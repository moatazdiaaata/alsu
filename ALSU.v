==> flow/design.v <==
module ALSU (
    input [2:0] A,B,opcode,
    input cin,serial_in,direction,
    input red_op_A,red_op_B,bypass_A,bypass_B,
    input clk,rst,
    output reg [5:0] out,
    output reg [15:0] leds
);
parameter INPUT_PRIORITY = "A";  
parameter FULL_ADDER     = "ON"; 
reg [2:0] A_reg,B_reg,opcode_reg;
reg cin_reg,serial_in_reg,direction_reg;
reg red_op_A_reg,red_op_B_reg,bypass_A_reg,bypass_B_reg;
reg [5:0] out_shifted,out_rotated;
reg invalid_cases;
reg [24:0] blink_cnt;  
reg blink;
always @(posedge clk or posedge rst) begin
    if(rst) begin
        A_reg <= 0;
        B_reg <= 0;
        opcode_reg <= 0;
        cin_reg <= 0;
        serial_in_reg <= 0;
        direction_reg <= 0;
        red_op_A_reg <= 0;
        red_op_B_reg <= 0;
        bypass_A_reg <= 0;
        bypass_B_reg <= 0;
    end else begin
        A_reg <= A;
        B_reg <= B;
        opcode_reg   <= opcode;  
        cin_reg      <= cin;
        serial_in_reg <= serial_in;
        direction_reg <= direction;
        red_op_A_reg <= red_op_A;
        red_op_B_reg <= red_op_B;
        bypass_A_reg <= bypass_A;
        bypass_B_reg <= bypass_B;
    end
end
always @(posedge clk) begin
    if(direction_reg) begin  
        out_shifted <= {out[4:0], serial_in_reg};
        out_rotated <= {out[4:0], out[5]};
    end else begin           
        out_shifted <= {serial_in_reg, out[5:1]};
        out_rotated <= {out[0], out[5:1]};
    end
end
always @(*) begin
    out = 0;
    invalid_cases = 0;
    if(FULL_ADDER == "ON")
        cin_reg = 1;
    else
        cin_reg = 0;
    if(INPUT_PRIORITY == "A") begin
        if(bypass_A_reg && bypass_B_reg)
            out = {3'b000, A_reg};
        else begin
            case(opcode_reg)
                3'b000: out = red_op_A_reg ? {5'b00000,^A_reg} :
                               red_op_B_reg ? {5'b00000,^B_reg} :
                               {3'b000,(A_reg & B_reg)};
                3'b001: out = red_op_A_reg ? {5'b00000,^A_reg} :
                               red_op_B_reg ? {5'b00000,^B_reg} :
                               {3'b000,(A_reg ^ B_reg)};
                3'b010: out = A_reg + B_reg + cin_reg;
                3'b011: out = A_reg * B_reg;
                3'b100: out = out_shifted;
                3'b101: out = out_rotated;
                3'b110,3'b111: invalid_cases = 1;
            endcase
        end
    end else begin  
        if(bypass_A_reg && bypass_B_reg)
            out = {3'b000, B_reg};
        else begin
            case(opcode_reg)
                3'b000: out = red_op_A_reg ? {5'b00000,^A_reg} :
                               red_op_B_reg ? {5'b00000,^B_reg} :
                               {3'b000,(A_reg & B_reg)};
                3'b001: out = red_op_A_reg ? {5'b00000,^A_reg} :
                               red_op_B_reg ? {5'b00000,^B_reg} :
                               {3'b000,(A_reg ^ B_reg)};
                3'b010: out = A_reg + B_reg + cin_reg;
                3'b011: out = A_reg * B_reg;
                3'b100: out = out_shifted;
                3'b101: out = out_rotated;
                3'b110,3'b111: invalid_cases = 1;
            endcase
        end
    end
    if((red_op_A_reg || red_op_B_reg) && !(opcode_reg==3'b000 || opcode_reg==3'b001))
        invalid_cases = 1;
end
always @(posedge clk or posedge rst) begin
    if(rst) begin
        leds <= 0;
        blink_cnt <= 0;
        blink <= 0;
    end else if(invalid_cases) begin
        blink_cnt <= blink_cnt + 1;
        if(blink_cnt == 25_000_000) begin
            blink_cnt <= 0;
            blink <= ~blink;
        end
        leds <= {16{blink}};
    end else begin
        blink_cnt <= 0;
        blink <= 0;
        leds <= 16'b0;
    end
end
endmodule  
# From RTL to reports: ALSU
# The steps from the RTL of ALSU to its reports follow in flow order.
# Line numbers count from 1 in the design file above.
# Library cell names are shortened.
inputs:
  top: "ALSU"
  clk_port: "clk"
  lib: "sky130hd"
  pvt_corner: "tt_025C_1v80"

# Word level
# Counts by Yosys on the flattened word-level netlist (proc, flatten, opt, wreduce; memories kept). Register bits leave out memories and registers merged into their read ports (data or address). Print and check cells are left out. Cells with the same type and inputs are merged into one.
word_totals:
  ff_bits: 69
  latchBits: 0
  ram_bits: 0
  romBits: 0
  clocked_rd_ports_x_width: 0
  memories: 0
  in_bits: 18
classes:
  addsub: 3
  mul: 1
  div: 0
  cmp: 0
  eq_ne: 9
  n_shift: 0
  n_mux: 16
  bitwise: 3
  reduce_logical: 10
ops:
  columns: ["cell", "n"]
  rows:
  - ["25-bit two-way mux", 2]
  - ["6-bit parallel mux with 7-bit select", 1]
  - ["25-bit by 1-bit adder with 25-bit output with constant B", 1]
  - ["25-bit equality test with constant B", 1]
  - ["3-bit by 3-bit multiplier with 6-bit output", 1]
  - ["6-bit two-way mux", 3]
  - ["16-bit two-way mux", 1]
  - ["3-bit equality test with constant B", 4]
  - ["3-bit two-way mux", 4]
  - ["3-bit by 2-bit equality test with 1-bit output with constant B", 2]
  - ["3-bit XOR reduction", 2]
  - ["6-bit OR reduction", 1]
  - ["4-bit by 1-bit adder with 5-bit output with constant B", 1]
  - ["3-bit by 3-bit adder with 4-bit output", 1]
  - ["1-bit two-way mux", 4]
  - ["3-bit by 1-bit equality test with 1-bit output with constant B", 1]
  - ["3-bit AND", 1]
  - ["3-bit bitwise XOR", 1]
  - ["3-bit zero test", 1]
  - ["1-bit logical AND", 2]
  - ["1-bit logical OR", 2]
  - ["2-bit inequality test with constant B", 1]
  - ["2-bit OR reduction", 1]
  - ["1-bit parallel mux with 2-bit select", 1]
  - ["1-bit NOT", 1]
  - ["1-bit zero test", 1]

# Logic depth
# Depth = most cells in a row (Yosys ltp): at word level without a register or memory, in the mapped netlist without a sequential cell, where the memories' decode and read muxes count.
logic_depth:
  ltp_word: 6
  ABC_AREA: 0
  mapped_depth: 11
  ltp_nobuf: 11

# After synthesis
# Yosys stat after the flow's synthesis: flattened, memories mapped to cells. It holds for the ABC_AREA given above (unset counts as 0); a run with the other value may have another netlist.
# Totals and module areas in this step are rounded.
types:
  columns: ["cell", "n", "area_total_um2"]
  rows:
  - ["dfrtp_1", 42, 1.05E+03]
  - ["xor2_1", 19, 166.41]
  - ["ha_1", 13, 162.656]
  - ["dfxtp_1", 8, 160.154]
  - ["nor2_1", 36, 135.13]
  - ["buf_4", 16, 120.115]
  - ["xnor2_1", 10, 87.584]
  - ["inv_1", 20, 75.072]
  - ["mux2i_1", 7, 70.067]
  - ["nand3_1", 13, 65.062]
  - ["and2_1", 9, 56.304]
  - ["nand2_1", 15, 56.304]
  - ["nand4_1", 9, 56.304]
  - ["o21ai_0", 9, 45.043]
  - ["nor4_4", 2, 42.541]
  - ["fa_1", 2, 40.038]
  - ["nor2b_1", 4, 25.024]
  - ["buf_6", 2, 22.522]
# Other cell types: 33; their cells: 43.
synth_totals:
  mapped_cells: 279
  synth_area_mm2: 0.0028
  sequential_area_mm2: 0.0012
  ff_cells: 50
  n_buf: 22

# Timing after synthesis
# OpenSTA on the mapped netlist: ideal clock, no wires. The path of least setup slack (recovery checks aside). Input and output delay are each 20% of the period. Register names are those of the netlist, which keeps one name where synthesis merged equal registers.
synth_timing:
  kind: "register to output"
  from: "reg A_reg[1]"
  to: "out out[3]"
  tclk_ps: 3310
  out_delay_ps: 662
  arrival_time_ps: 2332
  required_time_ps: 2648
  slack_ps: 316
  path_delay_ps: 2332
  stages: 11
  n_path_buf: 0
  period_less_setup_slack_ps: 2994
# "path_delay_ps" is the arrival time less input delay plus setup time.
# At an output port there is no setup time.
# "stages": output pins that drive a net of the path, with the launching flip-flop's if there is one; two outputs of one cell count as two.
# "period_less_setup_slack_ps" = period - worst setup slack (recovery checks aside). The figure is calculated, with input and output delays left at 20% of the set period.
# The rows between start and end are the longest chain of elaborated cells between them; the timing report does not say that the signal goes this way. Where chains are equally long, one stands for them.
# A line is the first line of the expression or statement that the cell stems from. Yosys adds cells for indexed reads and writes and turns some case tables into memories.
synth_via:
  path_cell_list: "dfrtp_1 -> ha_1 -> xnor2_1 -> ha_1 -> ha_1 -> inv_1 -> fa_1 -> inv_1 -> a32o_1 -> o21ai_0 -> inv_1"
  elab_chain_cells: 4
  cells_between: 5
  cone_lines: 4
  cone_classes: "add/sub: 2; mul: 1; mux: 2"
synth_lines:
  columns: ["element", "line_no", "rtl"]
  rows:
  - ["from (decl)", 11, "reg [2:0] A_reg,B_reg,opcode_reg;"]
  - ["from (assign)", 20, "A_reg <= 0;"]
  - ["from (assign)", 31, "A_reg <= A;"]
  - ["3-bit by 3-bit adder with 4-bit output", 70, "3'b010: out = A_reg + B_reg + cin_reg;"]
  - ["4-bit by 1-bit adder with 5-bit output", 70, null]
  - ["6-bit parallel mux with 7-bit select", 63, "case(opcode_reg)"]
  - ["6-bit two-way mux", 60, "if(bypass_A_reg && bypass_B_reg)"]
  - ["to (decl)", 6, "output reg [5:0] out,"]

# Path in the finished layout
# From the final timing report of stored run 1: the path of least setup slack in the routed layout; clock arrival at registers is part of the times.
# The report prints the path's times to 10 ps; the period is as set.
layout_timing:
  kind: "register to output"
  from: "reg B_reg[1]"
  to: "out out[3]"
  tclk_ps: 3350
  out_delay_ps: 670
  arrival_time_ps: 2610
  required_time_ps: 2680
  slack_ps: 70
  stages: 12
  n_path_buf: 1
# The rows between start and end are the longest chain of elaborated cells between them; the timing report does not say that the signal goes this way. Where chains are equally long, one stands for them.
layout_via:
  path_cell_list: "dfrtp_1 -> ha_2 -> xnor2_1 -> ha_1 -> ha_2 -> inv_1 -> fa_1 -> inv_1 -> a32o_1 -> o21ai_2 -> inv_1 -> clkbuf_2"
  elab_chain_cells: 4
  cells_between: 5
  cone_lines: 4
  cone_classes: "add/sub: 2; mul: 1; mux: 2"
layout_lines:
  columns: ["element", "line_no", "rtl"]
  rows:
  - ["from (decl)", 11, "reg [2:0] A_reg,B_reg,opcode_reg;"]
  - ["from (assign)", 21, "B_reg <= 0;"]
  - ["from (assign)", 32, "B_reg <= B;"]
  - ["3-bit by 3-bit adder with 4-bit output", 70, "3'b010: out = A_reg + B_reg + cin_reg;"]
  - ["4-bit by 1-bit adder with 5-bit output", 70, null]
  - ["6-bit parallel mux with 7-bit select", 63, "case(opcode_reg)"]
  - ["6-bit two-way mux", 60, "if(bypass_A_reg && bypass_B_reg)"]
  - ["to (decl)", 6, "output reg [5:0] out,"]

# ALSU through Yosys and OpenROAD on sky130hd: 2 stored runs, unordered, with their settings and measured results. The constraints put input and output delay at 20% of the set period each and load the outputs with 0.01 pF.
# "clock_period_reached_ps": clock period set for the run, less the worst setup slack. It is reckoned from that one timing run; input and output delays stay at 20% of the period that was set.
# The measured numbers are rounded.
runs:
  - name: "stored run 1"
    settings:
      period_ns: 3.35
      CORE_UTILIZATION: 39
      PLACE_DENSITY_LB_ADDON: 0.05
      GPL_TIMING_DRIVEN: 1
      GPL_ROUTABILITY_DRIVEN: 0
      CTS_CLUSTER_DIAMETER: 264
      MIN_ROUTING_LAYER: "met2"
      CAP_MARGIN: 20
      CORE_MARGIN: 2
      SLEW_MARGIN: 20
    results:
      synth_area_mm2: 0.0028
      dieArea_mm2: 0.0078
      finalCellArea_mm2: 0.0034
      fin_util_pct: 50
      worst_setup_slack_ps: 72
      holdWs_ps: 520
      clock_period_reached_ps: 3278
  - name: "stored run 2"
    settings:
      period_ns: 5.52
      CORE_UTILIZATION: 31
      PLACE_DENSITY_LB_ADDON: 0.24
      CORE_ASPECT_RATIO: 0.85
      CORE_MARGIN: 3
      CELL_PAD_IN_SITES_GLOBAL_PLACEMENT: 2
      GPL_ROUTABILITY_DRIVEN: 1
      CTS_CLUSTER_SIZE: 53
      CTS_CLUSTER_DIAMETER: 307
      CAP_MARGIN: 30
      SLEW_MARGIN: 5
      MIN_ROUTING_LAYER: "met1"
    results:
      synth_area_mm2: 0.0028
      dieArea_mm2: 0.01
      finalCellArea_mm2: 0.0032
      fin_util_pct: 38
      worst_setup_slack_ps: 1100
      holdWs_ps: 520
      clock_period_reached_ps: 4425
